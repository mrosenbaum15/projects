==> flow/design.v <==
package SLC3_2;
   parameter op_ADD = 4'b0001;  
   parameter op_AND = 4'b0101;
   parameter op_NOT = 4'b1001;
   parameter op_BR  = 4'b0000;
   parameter op_JMP = 4'b1100;
   parameter op_JSR = 4'b0100;
   parameter op_LDR = 4'b0110;
   parameter op_STR = 4'b0111;
   parameter op_PSE = 4'b1101;
   parameter NO_OP = 15'b0;    
   parameter R0 = 3'b000;       
   parameter R1 = 3'b001;
   parameter R2 = 3'b010;
   parameter R3 = 3'b011;
   parameter R4 = 3'b100;
   parameter R5 = 3'b101;
   parameter R6 = 3'b110;
   parameter R7 = 3'b111;
   parameter p   = 3'b001;      
   parameter z   = 3'b010;
   parameter zp  = 3'b011;
   parameter n   = 3'b100;
   parameter np  = 3'b101;
   parameter nz  = 3'b110;
   parameter nzp = 3'b111;
   parameter outHEX = -1;
   parameter inSW = -1;
   function [15:0] opCLR ( input [2:0] DR );
      opCLR[15:12] = op_AND;
      opCLR[11: 9] = DR;
      opCLR[ 8: 6] = DR;
      opCLR[ 5   ] = 1'b1;
      opCLR[ 4: 0] = 5'b0;
   endfunction
   function [15:0] opAND ( input [2:0] DR, SR1, SR2 );
      opAND[15:12] = op_AND;
      opAND[11: 9] = DR;
      opAND[ 8: 6] = SR1;
      opAND[ 5: 3] = 3'b0;
      opAND[ 2: 0] = SR2;
   endfunction
   function [15:0] opANDi ( input [2:0] DR, SR, integer imm5 );
      opANDi[15:12] = op_AND;
      opANDi[11: 9] = DR;
      opANDi[ 8: 6] = SR;
      opANDi[ 5   ] = 1'b1;
      opANDi[ 4: 0] = imm5[4:0];
   endfunction
   function [15:0] opADD ( input [2:0] DR, SR1, SR2 );
      opADD[15:12] = op_ADD;
      opADD[11: 9] = DR;
      opADD[ 8: 6] = SR1;
      opADD[ 5: 3] = 3'b0;
      opADD[ 2: 0] = SR2;
   endfunction
   function [15:0] opADDi ( input [2:0] DR, SR, integer imm5 );
      opADDi[15:12] = op_ADD;
      opADDi[11: 9] = DR;
      opADDi[ 8: 6] = SR;
      opADDi[ 5   ] = 1'b1;
      opADDi[ 4: 0] = imm5[4:0];
   endfunction
   function [15:0] opINC ( input [2:0] DR );
      opINC[15:12] = op_ADD;
      opINC[11: 9] = DR;
      opINC[ 8: 6] = DR;
      opINC[ 5   ] = 1'b1;
      opINC[ 4: 0] = 1;
   endfunction
   function [15:0] opDEC ( input [2:0] DR );
      opDEC[15:12] = op_ADD;
      opDEC[11: 9] = DR;
      opDEC[ 8: 6] = DR;
      opDEC[ 5   ] = 1'b1;
      opDEC[ 4: 0] = -1;
   endfunction
   function [15:0] opNOT ( input [2:0] DR, SR );
      opNOT[15:12] = op_NOT;
      opNOT[11: 9] = DR;
      opNOT[ 8: 6] = SR;
      opNOT[ 5: 0] = 5'b1;
   endfunction
   function [15:0] opBR ( input [2:0] condition, integer PCoffset9 );
      opBR[15:12] = op_BR;
      opBR[11: 9] = condition;
      opBR[ 8: 0] = PCoffset9[8:0];
   endfunction
   function [15:0] opJMP ( input [2:0] BaseR );
      opJMP[15:12] = op_JMP;
      opJMP[11: 9] = 3'b0;
      opJMP[ 8: 6] = BaseR;
      opJMP[ 5: 0] = 6'b0;
   endfunction
   function [15:0] opRET ( );
      opRET[15:12] = op_JMP;
      opRET[11: 9] = 3'b0;
      opRET[ 8: 6] = R7;
      opRET[ 5: 0] = 6'b0;
   endfunction
   function [15:0] opJSR ( input integer PCoffset11 );
      opJSR[15:12] = op_JSR;
      opJSR[11   ] = 1'b1;
      opJSR[10: 0] = PCoffset11[10:0];
   endfunction
   function [15:0] opLDR ( input [2:0] DR, BaseR, integer offset6 );
      opLDR[15:12] = op_LDR;
      opLDR[11: 9] = DR;
      opLDR[ 8: 6] = BaseR;
      opLDR[ 5: 0] = offset6[5:0];
   endfunction
   function [15:0] opSTR ( input [2:0] SR, BaseR, integer offset6 );
      opSTR[15:12] = op_STR;
      opSTR[11: 9] = SR;
      opSTR[ 8: 6] = BaseR;
      opSTR[ 5: 0] = offset6[5:0];
   endfunction
   function [15:0] opPSE ( input [11:0] ledVect12 );
      opPSE[15:12] = op_PSE;
      opPSE[11: 0] = ledVect12;
   endfunction
endpackage
module  ball ( input         Clk,                 
                             Reset,               
                             frame_clk,           
               input [7:0]   keycode,
               input [9:0]   DrawX, DrawY,        
               output logic  is_ball,              
					output logic [3:0] LED_output
              );
    parameter [9:0] Ball_X_Center = 10'd320;   
    parameter [9:0] Ball_Y_Center = 10'd240;   
    parameter [9:0] Ball_X_Min = 10'd0;        
    parameter [9:0] Ball_X_Max = 10'd639;      
    parameter [9:0] Ball_Y_Min = 10'd0;        
    parameter [9:0] Ball_Y_Max = 10'd479;      
    parameter [9:0] Ball_X_Step = 10'd1;       
    parameter [9:0] Ball_Y_Step = 10'd1;       
    parameter [9:0] Ball_Size = 10'd4;         
    logic [9:0] Ball_X_Pos, Ball_X_Motion, Ball_Y_Pos, Ball_Y_Motion;
    logic [9:0] Ball_X_Pos_in, Ball_X_Motion_in, Ball_Y_Pos_in, Ball_Y_Motion_in;
    logic [7:0] a_key, s_key, d_key, w_key;
    always_comb begin
        a_key = 8'd4;
        s_key = 8'd22;
        d_key = 8'd7;
        w_key = 8'd26;
    end
    logic frame_clk_delayed, frame_clk_rising_edge;
    always_ff @ (posedge Clk) begin
        frame_clk_delayed <= frame_clk;
        frame_clk_rising_edge <= (frame_clk == 1'b1) && (frame_clk_delayed == 1'b0);
    end
    always_ff @ (posedge Clk)
    begin
        if (Reset)
        begin
            Ball_X_Pos <= Ball_X_Center;
            Ball_Y_Pos <= Ball_Y_Center;
            Ball_X_Motion <= 10'd0;
            Ball_Y_Motion <= Ball_Y_Step;
        end
        else
        begin
            Ball_X_Pos <= Ball_X_Pos_in;
            Ball_Y_Pos <= Ball_Y_Pos_in;
            Ball_X_Motion <= Ball_X_Motion_in;
            Ball_Y_Motion <= Ball_Y_Motion_in;
        end
    end
  function void check_boundaries;
      if( Ball_Y_Pos + Ball_Size >= Ball_Y_Max ) begin  
          Ball_Y_Motion_in = (~(Ball_Y_Step) + 1'b1);   
			 Ball_X_Motion_in = 10'd0;
		end
      else if ( Ball_Y_Pos <= Ball_Y_Min + Ball_Size ) begin  
          Ball_Y_Motion_in = Ball_Y_Step;
			 Ball_X_Motion_in = 10'd0;
		end
      else if( Ball_X_Pos + Ball_Size >= Ball_X_Max ) begin  
          Ball_X_Motion_in = (~(Ball_X_Step) + 1'b1);   
			 Ball_Y_Motion_in = 10'd0;
		end
      else if ( Ball_X_Pos <= Ball_X_Min + Ball_Size ) begin  
          Ball_X_Motion_in = Ball_X_Step;
			 Ball_Y_Motion_in = 10'd0;
		end
  endfunction
    always_comb
    begin
        Ball_X_Pos_in = Ball_X_Pos;
        Ball_Y_Pos_in = Ball_Y_Pos;
        Ball_X_Motion_in = Ball_X_Motion;
        Ball_Y_Motion_in = Ball_Y_Motion;
        if (frame_clk_rising_edge)
        begin
				check_boundaries();
				case (keycode)
                a_key :
                    begin
                        Ball_X_Motion_in = (~(Ball_X_Step) + 1'b1);   
                        Ball_Y_Motion_in = 10'd0;  
                        check_boundaries();
                    end
                s_key :
                    begin
                        Ball_X_Motion_in = 10'd0;  
                        Ball_Y_Motion_in = Ball_Y_Step;  
                        check_boundaries();
                    end
                d_key :
                    begin
                        Ball_X_Motion_in = Ball_X_Step;  
                        Ball_Y_Motion_in = 10'd0;  
                        check_boundaries();
                    end
                w_key :
                    begin
                        Ball_X_Motion_in = 10'd0;  
                        Ball_Y_Motion_in = (~(Ball_Y_Step) + 1'b1);   
                        check_boundaries();
                    end
    			default :  
                    begin
                        Ball_X_Motion_in = Ball_X_Motion_in; 
                        Ball_Y_Motion_in = Ball_Y_Motion_in;
                    end
    		endcase
            Ball_X_Pos_in = Ball_X_Pos + Ball_X_Motion;
            Ball_Y_Pos_in = Ball_Y_Pos + Ball_Y_Motion;
        end
    end
    int DistX, DistY, Size;
    assign DistX = DrawX - Ball_X_Pos;
    assign DistY = DrawY - Ball_Y_Pos;
    assign Size = Ball_Size;
    always_comb begin
        if ( ( DistX*DistX + DistY*DistY) <= (Size*Size) )
            is_ball = 1'b1;
        else
            is_ball = 1'b0;
		  if(Ball_X_Motion == 10'd1)
				LED_output = 4'b0100;
		  else if(Ball_Y_Motion == 10'd1)
				LED_output = 4'b0010;
		  else if(Ball_X_Motion == (~(Ball_X_Step) + 1'b1) )
				LED_output = 4'b0001;
		  else 
				LED_output = 4'b1000;
    end
endmodule
======== Reports on ball ========
What the tools print for ball, step after step.
Lines are those of the file above, counted from 1.
Operators carry their Yosys type and port widths (W data, S select, Z words).
Cell names lack the library's common part.
Not given: n/a
set-up
  design top .............................. ball
  clock port .............................. Clk
  cell library ............................ sky130hd
  corner .................................. tt_025C_1v80

======== Word-level counts ========
Yosys after proc, flatten, opt, wreduce and memory -nomap, before mapping. Memory bits, and registers merged into a memory's read port (data or address), are not among the register bits. Print and check cells are not counted. Equal cells are merged and count once.
bit counts
  flip-flop bits (word level) ............. 42
  input bits .............................. 31
  elaborated cells ........................ 72
  output and inout bits ................... 5
operators by class
  add/subtract/negate cells ............... 7
  bitwise logic cells ..................... 1
  reductions and logical operators ........ 3
  multipliers ............................. 2
  equality and inequality tests ........... 7
  $lt $le $gt $ge ......................... 5
  mux-type cells .......................... 41
operators with widths
  operator                 count
  $mul A11 B11 Y22         2
  $mux W10                 32
  $add A22 B22 Y23         1
  $le A23 B6 Y1 const B    1
  $sub A10 B10 Y11         2
  $eq A10 B1 Y1 const B    2
  $add A10 B10 Y10         2
  $add A10 B3 Y10 const B  2
  $le A10 B3 Y1 const B    2
  $eq A8 B3 Y1 const B     2
  $eq A8 B5 Y1 const B     2
  $mux W4                  3
  $ge A10 B10 Y1 const B   1
  $eq A10 B10 Y1 const B   1
  $ge A10 B9 Y1 const B    1
  $reduce_bool A8 Y1       1
  $mux W1                  6
  $reduce_and A2 Y1        1
  $logic_and A1 B1 Y1      1
  $not A1 Y1               1

======== Longest topological paths ========
Longest topological path by Yosys (ltp), each cell counted once; first at word level (registers and memories cut), then after technology mapping (sequential cells cut; the memories' decode and read muxes count).
depth
  depth after elaboration ................. 9
  ABC_AREA ................................ 0
  depth in mapped cells ................... 32
  mapped depth without buffers ............ 32

======== Synthesis result ========
Source: synth_stat.txt of the flow (Yosys; design flattened, memories mapped). It holds for the ABC_AREA given above (unset counts as 0); a run with the other value may have another netlist.
The area totals of this step are shown rounded.
mapped netlist
  cell area after synthesis ............... 11000 µm²
  flip-flops .............................. 26
  sequential area ......................... 520 µm²
  buffer cells ............................ 18
  mapped cells ............................ 1301
cell types
  cell      count  total area (µm²)
  fa_1      246    4.92E+03
  ha_1      126    1.58E+03
  inv_1     336    1261.21
  dfxtp_1   26     520.499
  nor2_1    133    499.229
  nand2_1   80     300.288
  xnor2_1   33     289.027
  a21oi_1   39     195.187
  o21ai_0   38     190.182
  nor2b_1   21     131.376
  nand2b_1  19     118.864
  xor2_1    11     96.342
  nor3_1    19     95.091
  a21o_1    12     90.086
  a211oi_1  10     75.072
  mux2i_1   7      70.067
  nand3_1   14     70.067
  nor4_1    10     62.56
Not listed: further types 44, cells in them 121.

======== Path before layout ========
OpenSTA on the mapped netlist: ideal clock, no wires. The path of least setup slack (recovery checks aside). Input and output delay are each 20% of the period. Register names are those of the netlist, which keeps one name where synthesis merged equal registers.
timing post-synthesis
  path type ............................... in2out
  start point ............................. in DrawY[0]
  end point ............................... out is_ball
  data arrival time ....................... 11.130 ns
  period .................................. 15.1 ns
  driving pins on the path ................ 28
  external input delay .................... 3.020 ns
  buffers on the path ..................... 0
  required time ........................... 12.080 ns
  external output delay ................... 3.020 ns
  path slack .............................. 0.950 ns
  launch time at the first pin ............ 3.020 ns
  delay of the path ....................... 8.110 ns
  synthesis period reached ................ 14.15 ns
"delay of the path" = arrival - input delay + setup time.
At an output port there is no setup time.
"driving pins on the path": output pins that drive a net of the path, with the launching flip-flop's if there is one; two outputs of one cell count as two.
"synthesis period reached" is the clock period less the worst setup slack; recovery checks do not enter. This is arithmetic on one report: input and output delays are still those of the set period (20% each).
The rows between start and end are the longest chain of elaborated cells between them; the timing report does not say that the signal goes this way. Where chains are equally long, one stands for them.
A line is the first line of the expression or statement that the cell stems from. Yosys adds cells for indexed reads and writes and turns some case tables into memories.
between the ends, post-synthesis
  cells stage by stage .................... inv_1 -> ha_1 -> fa_1 -> nor2b_1 -> o21ai_0 -> a21oi_1 -> o41ai_1 -> o21ai_2 -> nor2_1 -> inv_1 -> fa_1 -> fa_1 -> inv_1 -> fa_1 -> fa_1 -> fa_1 -> fa_1 -> inv_1 -> fa_1 -> inv_1 -> ha_1 -> o21a_1 -> nor2_1 -> xnor2_1 -> a2111o_1 -> nor4_1 -> o2111ai_1 -> o311ai_0
  cells in the longest elaborated chain ... 5
  elaborated cells on any way between the ends .. 5
  RTL lines with such cells ............... 2
  those cells by class .................... 2 x add/sub; 1 x mul; 1 x compare; 1 x mux
ends and longest elaborated chain, post-synthesis
  element           RTL line  text
  start, declared   127       input [9:0]   DrawX, DrawY,
  $sub A10 B10 Y11  235       assign DistY = DrawY - Ball_Y_Pos;
  $mul A11 B11 Y22  238       if ( ( DistX*DistX + DistY*DistY) <= (Size*Size) )
  $add A22 B22 Y23  238
  $le A23 B6 Y1     238
  $mux W1           238
  end, declared     128       output logic  is_ball,

======== Timing after layout ========
Path of least setup slack in the final report of run 1 (OpenROAD, finished layout, wires in). Where an end is a register, its clock arrival counts in the times.
timing after layout
  path type ............................... in2out
  start point ............................. in DrawY[7]
  end point ............................... out is_ball
  external output delay ................... 1.67 ns
  period .................................. 8.34 ns
  data arrival time ....................... 9.86 ns
  driving pins on the path ................ 29
  path slack .............................. -3.19 ns
  buffers on the path ..................... 7
  required time ........................... 6.67 ns
  launch time at the first pin ............ 1.67 ns
  external input delay .................... 1.67 ns
The rows between start and end are the longest chain of elaborated cells between them; the timing report does not say that the signal goes this way. Where chains are equally long, one stands for them.
between the ends, after layout
  cells stage by stage .................... clkdlybuf4s50_1 -> ha_1 -> buf_4 -> nor3_1 -> nor2_2 -> o41ai_4 -> o21ai_4 -> buf_6 -> buf_6 -> nor2_4 -> buf_12 -> buf_6 -> fa_1 -> fa_1 -> fa_1 -> fa_1 -> inv_1 -> fa_1 -> fa_1 -> inv_1 -> fa_2 -> ha_4 -> a211oi_1 -> a22oi_1 -> a2111o_1 -> nor4_2 -> o2111ai_2 -> o311ai_2 -> buf_2
  cells in the longest elaborated chain ... 5
  elaborated cells on any way between the ends .. 5
  RTL lines with such cells ............... 2
  those cells by class .................... 2 x add/sub; 1 x mul; 1 x compare; 1 x mux
ends and longest elaborated chain, after layout
  element           RTL line  text
  start, declared   127       input [9:0]   DrawX, DrawY,
  $sub A10 B10 Y11  235       assign DistY = DrawY - Ball_Y_Pos;
  $mul A11 B11 Y22  238       if ( ( DistX*DistX + DistY*DistY) <= (Size*Size) )
  $add A22 B22 Y23  238
  $le A23 B6 Y1     238
  $mux W1           238
  end, declared     128       output logic  is_ball,

# Flow runs of ball

Stored flow runs of ball (2 of them; Yosys, OpenROAD, sky130hd). They differ in their settings and are not a sequence. Constraints: input delay and output delay 20% of the set period each, output load 0.01 pF.
"clock period reached" is the run's clock period less its worst setup slack. It is reckoned from that one timing run; input and output delays stay at 20% of the period that was set.
"time used up by the worst setup path" means the part of the period allowed to the worst setup path (the constraints hold back 20% at inputs and 20% at outputs) less its slack; where the path has registers, the arrival times of their clocks count too.
Results are given in rounded form.

---- run 1 ----
settings
  period_ns = 8.34
  CORE_UTILIZATION = 68
  CORE_ASPECT_RATIO = 0.56
  CELL_PAD_IN_SITES_DETAIL_PLACEMENT = 0
  ABC_AREA = 0
  GPL_TIMING_DRIVEN = 1
  GPL_ROUTABILITY_DRIVEN = 0
  MAX_ROUTING_LAYER = met4
  CAP_MARGIN = 20
  CORE_MARGIN = 2
  SLEW_MARGIN = 20
results
  time used up by the worst setup path .... 8.20 ns
  class of the worst setup path ........... in2out
  total die area .......................... 18000 µm²
  utilization after routing ............... 94 %
  final setup TNS ......................... -3.2 ns
  post-synthesis cell area ................ 11000 µm²
  post-route worst hold slack ............. 0.49 ns
  clock period reached .................... 11.533 ns
  smallest setup slack .................... -3.2 ns

---- run 2 ----
settings
  period_ns = 15.0
  CAP_MARGIN = 20
  CORE_MARGIN = 2
  CORE_UTILIZATION = 40
  SLEW_MARGIN = 20
results
  time used up by the worst setup path .... 8.57 ns
  class of the worst setup path ........... in2out
  total die area .......................... 30000 µm²
  utilization after routing ............... 46 %
  final setup TNS ......................... 0.000 ns
  post-synthesis cell area ................ 11000 µm²
  post-route worst hold slack ............. 0.39 ns
  clock period reached .................... 14.568 ns
  smallest setup slack .................... 0.43 ns
